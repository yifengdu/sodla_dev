==> flow/design.v <==
module NV_soDLA_CSC_DL_CBUF_mng_gate(  
  input         nvdla_core_ng_clk,  
  input         nvdla_core_rstn,  
  input         cdma2sc_dat_updt,  
  input  [13:0] cdma2sc_dat_slices,  
  input  [14:0] cdma2sc_dat_entries,  
  input         sc2cdma_dat_pending_req,  
  input  [13:0] sc2cdma_dat_slices_w,  
  input  [14:0] sc2cdma_dat_entries_w,  
  input         dat_rls,  
  input         sg2dl_reuse_rls,  
  input         is_sg_running,  
  input         is_sg_running_d1,  
  input  [4:0]  data_bank,  
  output [13:0] dat_slice_av1,  
  output [14:0] dat_entry_avl,  
  output [14:0] dat_entry_st,  
  output [14:0] dat_entry_end  
);
  wire  _T_40;  
  reg [13:0] dat_slice_avl_reg;  
  reg [31:0] _RAND_0;
  reg [14:0] dat_entry_avl_reg;  
  reg [31:0] _RAND_1;
  reg [14:0] dat_entry_st_reg;  
  reg [31:0] _RAND_2;
  reg [14:0] dat_entry_end_reg;  
  reg [31:0] _RAND_3;
  wire [13:0] dat_slice_avl_add;  
  wire [13:0] dat_slice_avl_sub;  
  wire [14:0] _T_53;  
  wire [14:0] _GEN_4;  
  wire [15:0] _T_54;  
  wire [15:0] _T_55;  
  wire [15:0] _T_56;  
  wire [13:0] dat_slice_avl_w;  
  wire [14:0] dat_entry_avl_add;  
  wire [14:0] dat_entry_avl_sub;  
  wire [15:0] _T_60;  
  wire [15:0] _GEN_5;  
  wire [16:0] _T_61;  
  wire [16:0] _T_62;  
  wire [16:0] _T_63;  
  wire [14:0] dat_entry_avl_w;  
  wire [15:0] _T_64;  
  wire [14:0] dat_entry_st_inc;  
  wire [13:0] _T_70;  
  wire [14:0] _GEN_6;  
  wire [15:0] _T_71;  
  wire [15:0] _T_72;  
  wire [14:0] dat_entry_st_inc_wrap;  
  wire  is_dat_entry_st_wrap;  
  wire [14:0] _T_80;  
  wire [14:0] dat_entry_st_w;  
  wire [15:0] _T_81;  
  wire [14:0] dat_entry_end_inc;  
  wire [15:0] _T_88;  
  wire [15:0] _T_89;  
  wire [14:0] dat_entry_end_inc_wrap;  
  wire  is_dat_entry_end_wrap;  
  wire [14:0] _T_97;  
  wire [14:0] dat_entry_end_w;  
  wire  _T_98;  
  wire  _T_99;  
  wire [13:0] _GEN_0;  
  wire [14:0] _GEN_1;  
  wire  _T_102;  
  wire [14:0] _GEN_2;  
  wire  _T_103;  
  wire [14:0] _GEN_3;  
  assign _T_40 = nvdla_core_rstn == 1'h0;  
  assign dat_slice_avl_add = cdma2sc_dat_updt ? cdma2sc_dat_slices : 14'h0;  
  assign dat_slice_avl_sub = dat_rls ? sc2cdma_dat_slices_w : 14'h0;  
  assign _T_53 = dat_slice_avl_reg + dat_slice_avl_add;  
  assign _GEN_4 = {{1'd0}, dat_slice_avl_sub};  
  assign _T_54 = _T_53 - _GEN_4;  
  assign _T_55 = $unsigned(_T_54);  
  assign _T_56 = sc2cdma_dat_pending_req ? 16'h0 : _T_55;  
  assign dat_slice_avl_w = _T_56[13:0];  
  assign dat_entry_avl_add = cdma2sc_dat_updt ? cdma2sc_dat_entries : 15'h0;  
  assign dat_entry_avl_sub = dat_rls ? sc2cdma_dat_entries_w : 15'h0;  
  assign _T_60 = dat_entry_avl_reg + dat_entry_avl_add;  
  assign _GEN_5 = {{1'd0}, dat_entry_avl_sub};  
  assign _T_61 = _T_60 - _GEN_5;  
  assign _T_62 = $unsigned(_T_61);  
  assign _T_63 = sc2cdma_dat_pending_req ? 17'h0 : _T_62;  
  assign dat_entry_avl_w = _T_63[14:0];  
  assign _T_64 = dat_entry_st_reg + dat_entry_avl_sub;  
  assign dat_entry_st_inc = dat_entry_st_reg + dat_entry_avl_sub;  
  assign _T_70 = {data_bank,9'h0};  
  assign _GEN_6 = {{1'd0}, _T_70};  
  assign _T_71 = dat_entry_st_inc - _GEN_6;  
  assign _T_72 = $unsigned(_T_71);  
  assign dat_entry_st_inc_wrap = _T_72[14:0];  
  assign is_dat_entry_st_wrap = dat_entry_st_inc >= _GEN_6;  
  assign _T_80 = is_dat_entry_st_wrap ? dat_entry_st_inc_wrap : dat_entry_st_inc;  
  assign dat_entry_st_w = sc2cdma_dat_pending_req ? 15'h0 : _T_80;  
  assign _T_81 = dat_entry_end_reg + dat_entry_avl_add;  
  assign dat_entry_end_inc = dat_entry_end_reg + dat_entry_avl_add;  
  assign _T_88 = dat_entry_end_inc - _GEN_6;  
  assign _T_89 = $unsigned(_T_88);  
  assign dat_entry_end_inc_wrap = _T_89[14:0];  
  assign is_dat_entry_end_wrap = dat_entry_end_inc >= _GEN_6;  
  assign _T_97 = is_dat_entry_end_wrap ? dat_entry_end_inc_wrap : dat_entry_end_inc;  
  assign dat_entry_end_w = sc2cdma_dat_pending_req ? 15'h0 : _T_97;  
  assign _T_98 = cdma2sc_dat_updt | dat_rls;  
  assign _T_99 = _T_98 | sc2cdma_dat_pending_req;  
  assign _GEN_0 = _T_99 ? dat_slice_avl_w : dat_slice_avl_reg;  
  assign _GEN_1 = _T_99 ? dat_entry_avl_w : dat_entry_avl_reg;  
  assign _T_102 = dat_rls | sc2cdma_dat_pending_req;  
  assign _GEN_2 = _T_102 ? dat_entry_st_w : dat_entry_st_reg;  
  assign _T_103 = cdma2sc_dat_updt | sc2cdma_dat_pending_req;  
  assign _GEN_3 = _T_103 ? dat_entry_end_w : dat_entry_end_reg;  
  assign dat_slice_av1 = dat_slice_avl_reg;  
  assign dat_entry_avl = dat_entry_avl_reg;  
  assign dat_entry_st = dat_entry_st_reg;  
  assign dat_entry_end = dat_entry_end_reg;  
  always @(posedge nvdla_core_ng_clk) begin
    if (_T_40) begin
      dat_slice_avl_reg <= 14'h0;
    end else begin
      if (_T_99) begin
        dat_slice_avl_reg <= dat_slice_avl_w;
      end
    end
    if (_T_40) begin
      dat_entry_avl_reg <= 15'h0;
    end else begin
      if (_T_99) begin
        dat_entry_avl_reg <= dat_entry_avl_w;
      end
    end
    if (_T_40) begin
      dat_entry_st_reg <= 15'h0;
    end else begin
      if (_T_102) begin
        if (sc2cdma_dat_pending_req) begin
          dat_entry_st_reg <= 15'h0;
        end else begin
          if (is_dat_entry_st_wrap) begin
            dat_entry_st_reg <= dat_entry_st_inc_wrap;
          end else begin
            dat_entry_st_reg <= dat_entry_st_inc;
          end
        end
      end
    end
    if (_T_40) begin
      dat_entry_end_reg <= 15'h0;
    end else begin
      if (_T_103) begin
        if (sc2cdma_dat_pending_req) begin
          dat_entry_end_reg <= 15'h0;
        end else begin
          if (is_dat_entry_end_wrap) begin
            dat_entry_end_reg <= dat_entry_end_inc_wrap;
          end else begin
            dat_entry_end_reg <= dat_entry_end_inc;
          end
        end
      end
    end
  end
endmodule
# --- From RTL to reports: NV_soDLA_CSC_DL_CBUF_mng_gate ---
# The steps from the RTL of NV_soDLA_CSC_DL_CBUF_mng_gate to its reports follow in flow order.
# Lines are those of the file above, counted from 1.
# Operators: Yosys type, input widths -> output width; for muxes data width and select width s.
setup:
  top_module: "NV_soDLA_CSC_DL_CBUF_mng_gate"
  clock: "nvdla_core_ng_clk"
  lib: "sky130hd"
  pvt_corner: "tt_025C_1v80"

# --- After elaboration ---
# Source: Yosys, flattened and elaborated, memories not mapped. Widths are those after wreduce; folded enables and synchronous resets count as part of the registers. Registers that Yosys merges into a memory's read port (data or address) are not register bits. Print and check cells do not count. Equal cells are merged and count once.
bits:
  in_bits: 71
  reg_bits: 59
  output_inout_bits: 59
  wordCells: 28
op_classes:
  n_logic: 4
  add_sub_neg: 8
  n_mux: 10
  cmp: 2
op_table:
  columns: ["cell", "n"]
  rows:
  - ["$mux 15", 7]
  - ["$add 15x15->15", 3]
  - ["$mux 14", 3]
  - ["$sub 15x14->15", 2]
  - ["$ge 15x14->1", 2]
  - ["$sub 15x15->15", 1]
  - ["$add 14x14->14", 1]
  - ["$sub 14x14->14", 1]
  - ["$or 1x1->1", 4]

# --- Depth ---
# Longest topological path by Yosys (ltp), each cell counted once; first at word level (registers and memories cut), then after technology mapping (sequential cells cut; the memories' decode and read muxes count).
depth:
  depth_word: 5
  ABC_AREA: 0
  mapped_depth: 22

# --- After synthesis ---
# Source: synth_stat.txt of the flow (Yosys; design flattened, memories mapped). It holds for the ABC_AREA given above (unset counts as 0); a run with the other value may have another netlist.
by_type:
  columns: ["type", "n", "area_total_um2"]
  rows:
  - ["sky130_fd_sc_hd__dfxtp_1", 59, 1.18E+03]
  - ["sky130_fd_sc_hd__ha_1", 67, 838.304]
  - ["sky130_fd_sc_hd__fa_1", 31, 620.595]
  - ["sky130_fd_sc_hd__inv_1", 116, 435.418]
  - ["sky130_fd_sc_hd__xnor2_1", 35, 306.544]
  - ["sky130_fd_sc_hd__nand2_1", 75, 281.52]
  - ["sky130_fd_sc_hd__a21oi_1", 56, 280.269]
  - ["sky130_fd_sc_hd__nor2_1", 56, 210.202]
  - ["sky130_fd_sc_hd__a21o_1", 27, 202.694]
  - ["sky130_fd_sc_hd__and2_1", 30, 187.68]
  - ["sky130_fd_sc_hd__mux2i_1", 17, 170.163]
  - ["sky130_fd_sc_hd__xor2_1", 18, 157.651]
  - ["sky130_fd_sc_hd__o21ai_0", 27, 135.13]
  - ["sky130_fd_sc_hd__a211oi_1", 16, 120.115]
  - ["sky130_fd_sc_hd__nor3_1", 20, 100.096]
  - ["sky130_fd_sc_hd__o21bai_1", 11, 82.579]
  - ["sky130_fd_sc_hd__nand3_1", 15, 75.072]
  - ["sky130_fd_sc_hd__clkbuf_1", 17, 63.811]
# Other cell types: 43; their cells: 101.
mapped:
  flip_flops: 59
  synth_area_um2: 6223.5
  stdcells: 794

# --- Timing after synthesis ---
# OpenSTA on the mapped netlist: ideal clock, no wires. The path of least setup slack (recovery checks aside). Input and output delay are each 20% of the period. Register names are those of the netlist, which keeps one name where synthesis merged equal registers.
synth_timing:
  path_kind: "input to register"
  from: "input port dat_rls"
  to: "register dat_entry_st_reg[10]"
  period_ns: 9.26
  required_ns: 9.140
  path_delay_ns: 5.028
  arrival_time_ns: 6.760
  launch_ns: 1.852
  slack_ns: 2.381
  n_path_buf: 3
  in_delay_ns: 1.852
  setup_time_ns: 0.120
  path_stages: 20
  synth_period_reached_ns: 6.879
# "path_delay_ns" is the arrival time less input delay plus setup time.
# "path_stages": output pins that drive a net of the path, with the launching flip-flop's if there is one; two outputs of one cell count as two.
# "synth_period_reached_ns" is the clock period less the worst setup slack; recovery checks do not enter. This is arithmetic on one report: input and output delays are still those of the set period (20% each).
# Between the ends stands the longest chain of elaborated cells between them, by number of cells; it is not shown to be the way that was timed. Of several equally long chains one is given.
# Each line given opens the expression or statement behind the cell; cells for indexed reads and writes are added by Yosys, which also makes memories of some case tables.
# A register here has more assigning lines than the two given.
synth_via:
  path_cell_list: "sky130_fd_sc_hd__clkbuf_1 -> sky130_fd_sc_hd__clkbuf_1 -> sky130_fd_sc_hd__clkbuf_1 -> sky130_fd_sc_hd__and2_1 -> sky130_fd_sc_hd__ha_1 -> sky130_fd_sc_hd__fa_1 -> sky130_fd_sc_hd__a21o_1 -> sky130_fd_sc_hd__a21oi_1 -> sky130_fd_sc_hd__o21bai_1 -> sky130_fd_sc_hd__a31o_2 -> sky130_fd_sc_hd__a211oi_1 -> sky130_fd_sc_hd__o21ai_0 -> sky130_fd_sc_hd__xnor2_1 -> sky130_fd_sc_hd__ha_1 -> sky130_fd_sc_hd__nand4b_1 -> sky130_fd_sc_hd__or4_1 -> sky130_fd_sc_hd__or4_4 -> sky130_fd_sc_hd__o31a_4 -> sky130_fd_sc_hd__and3_4 -> sky130_fd_sc_hd__o31a_1"
  elab_chain_len: 5
synth_rtl:
  columns: ["item", "line_no", "rtl"]
  rows:
  - ["start, declared", 10, "input         dat_rls,"]
  - ["$mux 15", 81, "assign dat_entry_avl_sub = dat_rls ? sc2cdma_dat_entries_w : 15'h0;"]
  - ["$add 15x15->15", 89, "assign dat_entry_st_inc = dat_entry_st_reg + dat_entry_avl_sub;"]
  - ["$sub 15x14->15", 92, "assign _T_71 = dat_entry_st_inc - _GEN_6;"]
  - ["$mux 15", 140, "if (is_dat_entry_st_wrap) begin"]
  - ["$mux 15", 137, "if (sc2cdma_dat_pending_req) begin"]
  - ["end, assigned", 141, "dat_entry_st_reg <= dat_entry_st_inc_wrap;"]
  - ["end, assigned", 143, "dat_entry_st_reg <= dat_entry_st_inc;"]
  - ["end, declared", 25, "reg [14:0] dat_entry_st_reg;"]

# --- Path in the finished layout ---
# Path of least setup slack in the final report of run 1 (OpenROAD, finished layout, wires in). Where an end is a register, its clock arrival counts in the times.
layout_timing:
  path_kind: "input to register"
  from: "input port dat_rls"
  to: "register dat_entry_st_reg[9]"
  n_path_buf: 2
  launch_ns: 2.40
  period_ns: 12.0
  required_ns: 12.23
  setup_time_ns: 0.11
  path_stages: 18
  slack_ns: 4.43
  arrival_time_ns: 7.80
  in_delay_ns: 2.40
# Between the ends stands the longest chain of elaborated cells between them, by number of cells; it is not shown to be the way that was timed. Of several equally long chains one is given.
# A register here has more assigning lines than the two given.
layout_via:
  path_cell_list: "sky130_fd_sc_hd__buf_2 -> sky130_fd_sc_hd__buf_4 -> sky130_fd_sc_hd__and2_1 -> sky130_fd_sc_hd__ha_1 -> sky130_fd_sc_hd__a21o_1 -> sky130_fd_sc_hd__a21oi_1 -> sky130_fd_sc_hd__o21bai_1 -> sky130_fd_sc_hd__a31o_2 -> sky130_fd_sc_hd__a211oi_1 -> sky130_fd_sc_hd__o21ai_0 -> sky130_fd_sc_hd__xnor2_1 -> sky130_fd_sc_hd__ha_1 -> sky130_fd_sc_hd__nand4b_1 -> sky130_fd_sc_hd__or4_1 -> sky130_fd_sc_hd__or4_4 -> sky130_fd_sc_hd__o31ai_2 -> sky130_fd_sc_hd__nor3_1 -> sky130_fd_sc_hd__o31a_1"
  elab_chain_len: 5
layout_rtl:
  columns: ["item", "line_no", "rtl"]
  rows:
  - ["start, declared", 10, "input         dat_rls,"]
  - ["$mux 15", 81, "assign dat_entry_avl_sub = dat_rls ? sc2cdma_dat_entries_w : 15'h0;"]
  - ["$add 15x15->15", 89, "assign dat_entry_st_inc = dat_entry_st_reg + dat_entry_avl_sub;"]
  - ["$sub 15x14->15", 92, "assign _T_71 = dat_entry_st_inc - _GEN_6;"]
  - ["$mux 15", 140, "if (is_dat_entry_st_wrap) begin"]
  - ["$mux 15", 137, "if (sc2cdma_dat_pending_req) begin"]
  - ["end, assigned", 141, "dat_entry_st_reg <= dat_entry_st_inc_wrap;"]
  - ["end, assigned", 143, "dat_entry_st_reg <= dat_entry_st_inc;"]
  - ["end, declared", 25, "reg [14:0] dat_entry_st_reg;"]

Subject: flow runs of NV_soDLA_CSC_DL_CBUF_mng_gate

Hi,

Below are 2 stored runs of the flow (Yosys, OpenROAD; platform sky130hd) on NV_soDLA_CSC_DL_CBUF_mng_gate, each with its settings and what was measured, unordered. Constraints: input delay and output delay 20% of the set period each, output load 0.01 pF.
"achieved_period_ns" is the run's clock period less its worst setup slack. It is reckoned from that one timing run; input and output delays stay at 20% of the period that was set.
By "worst_setup_path_time_ns" is meant the share of the clock period that the worst setup path is allowed (20% is reserved at inputs, 20% at outputs), minus its slack. Clock arrival times at its registers enter into it.
"totalPower_mw" rests on the timing tool's default activity at the inputs, not on a simulated workload.

--- run 1 ---
==> flow/run.sh <==
#!/bin/bash
# the make line also repeats the synthesis and layout settings of config.mk as NAME=value (left out here)
make -C /OpenROAD-flow-scripts/flow DESIGN_CONFIG=/design/flow/config.mk WORK_HOME=/design/flow/orfs CLKGATE_MAP_FILE= finish
==> flow/config.mk <==
export PLATFORM = sky130hd
export DESIGN_NAME = NV_soDLA_CSC_DL_CBUF_mng_gate
export DESIGN_NICKNAME = NV_soDLA_CSC_DL_CBUF_mng_gate
export VERILOG_FILES = /design/flow/design.v
export SDC_FILE = /design/flow/constraint.sdc
export NUM_CORES = 4
export LEC_CHECK = 0
export CAP_MARGIN = 0
export CORE_MARGIN = 2
export CORE_UTILIZATION = 21
export GPL_ROUTABILITY_DRIVEN = 0
export HOLD_SLACK_MARGIN = 0.07
export PLACE_DENSITY_LB_ADDON = 0.08
export SETUP_SLACK_MARGIN = 1.36
export SLEW_MARGIN = 20
==> flow/constraint.sdc <==
create_clock -name core_clock -period 12.0 [get_ports {nvdla_core_ng_clk}]
set_input_delay 2.4000 -clock core_clock [delete_from_list [all_inputs] [get_ports {nvdla_core_ng_clk}]]
set_output_delay 2.4000 -clock core_clock [all_outputs]
set_load 0.01 [all_outputs]

==> results, as YAML <==
results:
  worst_setup_path_time_ns: 5.17
  critical_path_type: "input to register"
  design.die.area_um2: 31028.8
  post_route_stdcell_area_um2: 8180.4
  totalPower_mw: 1.030
  finalUtil_pct: 27.8
  yosys.chip_area_um2: 6223.5
  final_hold_ws_ns: 0.465
  ws_setup_ns: 4.435
  achieved_period_ns: 7.565
  total_negative_slack_ns: 0.000

--- run 2 ---
==> flow/run.sh <==
#!/bin/bash
# the make line also repeats the synthesis and layout settings of config.mk as NAME=value (left out here)
make -C /OpenROAD-flow-scripts/flow DESIGN_CONFIG=/design/flow/config.mk WORK_HOME=/design/flow/orfs CLKGATE_MAP_FILE= finish
==> flow/config.mk <==
export PLATFORM = sky130hd
export DESIGN_NAME = NV_soDLA_CSC_DL_CBUF_mng_gate
export DESIGN_NICKNAME = NV_soDLA_CSC_DL_CBUF_mng_gate
export VERILOG_FILES = /design/flow/design.v
export SDC_FILE = /design/flow/constraint.sdc
export NUM_CORES = 4
export LEC_CHECK = 0
export ABC_AREA = 0
export CAP_MARGIN = 20
export CELL_PAD_IN_SITES_DETAIL_PLACEMENT = 0
export CORE_MARGIN = 2
export CORE_UTILIZATION = 63
export CTS_CLUSTER_DIAMETER = 82
export GPL_ROUTABILITY_DRIVEN = 1
export MIN_ROUTING_LAYER = met2
export PLACE_DENSITY_LB_ADDON = 0.11
export SETUP_SLACK_MARGIN = 0.96
export SLEW_MARGIN = 5
export TNS_END_PERCENT = 30
==> flow/constraint.sdc <==
create_clock -name core_clock -period 6.84 [get_ports {nvdla_core_ng_clk}]
set_input_delay 1.3680 -clock core_clock [delete_from_list [all_inputs] [get_ports {nvdla_core_ng_clk}]]
set_output_delay 1.3680 -clock core_clock [all_outputs]
set_load 0.01 [all_outputs]

==> results, as YAML <==
results:
  worst_setup_path_time_ns: 4.54
  critical_path_type: "input to register"
  design.die.area_um2: 10689.5
  post_route_stdcell_area_um2: 8062.7
  totalPower_mw: 1.747
  finalUtil_pct: 83.3
  yosys.chip_area_um2: 6223.5
  final_hold_ws_ns: 0.478
  ws_setup_ns: 0.931
  achieved_period_ns: 5.909
  total_negative_slack_ns: 0.000

Regards
